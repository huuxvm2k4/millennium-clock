==> flow/design.v <==
module day_counter(
    input clk_1s,           
    input rstn,         
    input enable,
    input set_enable,            
    input set_mode,        
    input inc,              
    input dec,              
    input [3:0] month,     
    input [11:0] year,       
    output [3:0] day_tens,  
    output [3:0] day_units, 
    output reg day_done        
);
reg [4:0] day;
reg [4:0] days_in_month;
reg is_leap;
wire inc_pulse = (set_mode && inc); 
wire dec_pulse = (set_mode && dec); 
assign day_tens = (day >= 30) ? 3 : ((day >= 20) ? 2 : ((day >= 10) ? 1 :0));
assign day_units = day - day_tens * 10;
wire tick = (!set_mode) ? enable : (inc_pulse | dec_pulse);
always @(year) begin
    if (year >= 2000 && year <= 2999) begin
        case (year)
            2000, 2400, 2800: is_leap = 1;  
            2100, 2200, 2300, 2500, 2600, 2700, 2900: is_leap = 0;  
            default: begin
                is_leap = (year[1:0] == 0);
            end
        endcase
    end
    else begin
        is_leap = 0;
    end
end
always @(month, is_leap) begin
    days_in_month = 31;
    case (month)
        1, 3, 5, 7, 8, 10, 12: days_in_month = 31;
        4, 6, 9, 11: days_in_month = 30;
        2: days_in_month = is_leap ? 29 : 28;
        default: days_in_month = 31;
    endcase
end
always @(posedge enable or negedge rstn) begin
    if (!rstn) begin
        day_done <= 0;
    end else begin
        day_done <= (day == days_in_month && clk_1s);
    end
end
always @(posedge tick or negedge rstn) begin
    if (!rstn) begin
        day <= 1;
    end else if (set_enable && set_mode) begin
        if (inc_pulse) begin
            day <= (day >= days_in_month) ? 1 : day + 1;
        end else if (dec_pulse) begin
            day <= (day == 1) ? days_in_month : day - 1;
        end
    end else if (!set_enable) begin
        if (day == days_in_month) begin
            day <= 1;
        end else begin
            day <= day + 1;
        end
    end
end
endmodule
Reports on day_counter
What the tools print for day_counter, step after step. Lines are those of the file above, counted from 1. The mark -- stands for no value.

Design top: day_counter. Clock port: enable. Cell library: sky130hd. Timing corner: tt_025C_1v80.

After elaboration
Yosys after proc, flatten, opt, wreduce and memory -nomap, before mapping. Memory bits, and registers merged into a memory's read port (data or address), are not among the register bits. Print and check cells are not counted. Equal cells are merged and count once.

Input bits: 23. The entry for register bits reads 6. The figure for output and inout bits is 9. The figure for word-level cells is 57.

The entry for eq/ne operators reads 19. Bitwise operators: 1. The figure for multiply operators is 1. Under reductions and logical operators stands 10. For mux-type cells the number is 15. Order comparisons: 6. Add/subtract/negate cells: 3.

Operator list (number): equality test 12 bit with constant B (9); 2-to-1 mux 5 bit (7); >= comparator 12 x 11 -> 1 bit with constant B (1); equality test 12 x 11 -> 1 bit with constant B (1); <= comparator 12 bit with constant B (1); >= comparator 5 bit with constant B (2); equality test 4 x 3 -> 1 bit with constant B (2); equality test 4 bit with constant B (2); OR reduction 7 bit (1); multiplier 2 x 3 -> 3 bit with constant B (1); logical AND 1 bit (5); adder 5 x 1 -> 5 bit with constant B (1); subtractor 5 x 1 -> 5 bit with constant B (1); equality test 5 x 1 -> 1 bit with constant B (1); >= comparator 5 x 4 -> 1 bit with constant B (1); >= comparator 5 bit (1); equality test 5 bit (1); equality test 4 x 2 -> 1 bit with constant B (1); subtractor 4 bit (1); OR reduction 4 bit (1); parallel mux 2 bit (select 2 bit) (1); 2-to-1 mux 2 bit (2); 2-to-1 mux 1 bit (4); != test 3 bit with constant B (1); OR reduction 3 bit (1); != test 2 x 1 -> 1 bit with constant B (1); zero test 2 bit (1); AND reduction 2 bit (1).

Other operator kinds: 2; their cells: 2.

Longest topological paths
Depth = most cells in a row (Yosys ltp): at word level without a register or memory, in the mapped netlist without a sequential cell, where the memories' decode and read muxes count.

Under depth in word-level cells stands 10. For ABC_AREA the number is 0. The entry for depth in mapped cells reads 12. Under gate-level depth less buffers stands 12.

Netlist
Yosys stat after the flow's synthesis: flattened, memories mapped to cells. It holds for the ABC_AREA given above (unset counts as 0); a run with the other value may have another netlist.

Cells by type: sky130_fd_sc_hd__dfrtp_1 (number 5, total area 125.12 um2); sky130_fd_sc_hd__ha_1 (number 7, total area 87.584 um2); sky130_fd_sc_hd__inv_1 (number 12, total area 45.043 um2); sky130_fd_sc_hd__nand2_1 (number 11, total area 41.29 um2); sky130_fd_sc_hd__o21ai_0 (number 8, total area 40.038 um2); sky130_fd_sc_hd__a31oi_1 (number 6, total area 37.536 um2); sky130_fd_sc_hd__nor2_1 (number 10, total area 37.536 um2); sky130_fd_sc_hd__o22ai_1 (number 6, total area 37.536 um2); sky130_fd_sc_hd__nand3_1 (number 7, total area 35.034 um2); sky130_fd_sc_hd__a21oi_1 (number 6, total area 30.029 um2); sky130_fd_sc_hd__buf_4 (number 4, total area 30.029 um2); sky130_fd_sc_hd__dfstp_2 (number 1, total area 26.275 um2); sky130_fd_sc_hd__nand2b_1 (number 4, total area 25.024 um2); sky130_fd_sc_hd__nor3_1 (number 5, total area 25.024 um2); sky130_fd_sc_hd__nor4b_4 (number 1, total area 23.773 um2); sky130_fd_sc_hd__buf_6 (number 2, total area 22.522 um2); sky130_fd_sc_hd__fa_1 (number 1, total area 20.019 um2); sky130_fd_sc_hd__nand4b_1 (number 2, total area 17.517 um2).

Not listed: further types 22, cells in them 30.

For cell area after synthesis the number is 942.2 um2. The entry for cells in the netlist reads 128. The figure for flip-flop cells is 6. Area of sequential cells: 151.4 um2. Buffer cells: 6.

Data sheet: physical implementation of day_counter

Settings and measured results of 2 stored flow runs for module day_counter (sky130hd), not sorted in any way. The constraints put input and output delay at 20% of the set period each and load the outputs with 0.01 pF. "achieved period" = clock period - worst setup slack. The figure is calculated, with input and output delays left at 20% of the set period. "time on the worst setup path": the worst setup path's part of the clock period (all of it between registers, 20% less for each end at a port) less its slack. A launch clock that arrives late makes it longer, a capture clock that arrives late makes it shorter. By "total power after layout" is meant OpenSTA's value without simulated activity: inputs other than the clock are taken to toggle once in ten clock periods, and the tool carries that through the logic.

Files of stored run 1:
==> flow/run.sh <==
#!/bin/bash
# the make line also repeats the synthesis and layout settings of config.mk as NAME=value (left out here)
make -C /OpenROAD-flow-scripts/flow DESIGN_CONFIG=/design/flow/config.mk WORK_HOME=/design/flow/orfs CLKGATE_MAP_FILE= finish
==> flow/config.mk <==
export PLATFORM = sky130hd
export DESIGN_NAME = day_counter
export DESIGN_NICKNAME = day_counter
export VERILOG_FILES = /design/flow/design.v
export SDC_FILE = /design/flow/constraint.sdc
export NUM_CORES = 4
export LEC_CHECK = 0
export ABC_AREA = 0
export CAP_MARGIN = 20
export CORE_MARGIN = 2
export CORE_UTILIZATION = 59
export CTS_CLUSTER_DIAMETER = 140
export GPL_ROUTABILITY_DRIVEN = 0
export PLACE_DENSITY_LB_ADDON = 0.22
export SETUP_SLACK_MARGIN = 0.02
export SLEW_MARGIN = 15
==> flow/constraint.sdc <==
create_clock -name core_clock -period 2.51 [get_ports {enable}]
set_input_delay 0.5020 -clock core_clock [delete_from_list [all_inputs] [get_ports {enable}]]
set_output_delay 0.5020 -clock core_clock [all_outputs]
set_load 0.01 [all_outputs]

Outcome of stored run 1: stopped before the end: clock tree synthesis reported DPL-0038.

Files of stored run 2:
==> flow/run.sh <==
#!/bin/bash
# the make line also repeats the synthesis and layout settings of config.mk as NAME=value (left out here)
make -C /OpenROAD-flow-scripts/flow DESIGN_CONFIG=/design/flow/config.mk WORK_HOME=/design/flow/orfs CLKGATE_MAP_FILE= finish
==> flow/config.mk <==
export PLATFORM = sky130hd
export DESIGN_NAME = day_counter
export DESIGN_NICKNAME = day_counter
export VERILOG_FILES = /design/flow/design.v
export SDC_FILE = /design/flow/constraint.sdc
export NUM_CORES = 4
export LEC_CHECK = 0
export CAP_MARGIN = 20
export CORE_MARGIN = 2
export CORE_UTILIZATION = 40
export SLEW_MARGIN = 20
==> flow/constraint.sdc <==
create_clock -name core_clock -period 2.71 [get_ports {enable}]
set_input_delay 0.5420 -clock core_clock [delete_from_list [all_inputs] [get_ports {enable}]]
set_output_delay 0.5420 -clock core_clock [all_outputs]
set_load 0.01 [all_outputs]

Results of stored run 2. The achieved period comes to 3.127 ns. For the post-layout utilization the run shows 0.735. The chip area in the Yosys report is 942.2 um2. The worst setup slack after layout reads -0.417 ns. The overall die area stands at 2759.4 um2. The measured standard-cell area after routing is 1626.6 um2. The measured total negative slack is -0.966 ns. For the worst hold slack in the final report the run shows 0.423 ns. The total power after layout comes to 786.2 uW. For the time on the worst setup path the run shows 2.58 ns. Worst setup path type: flip-flop to output port.
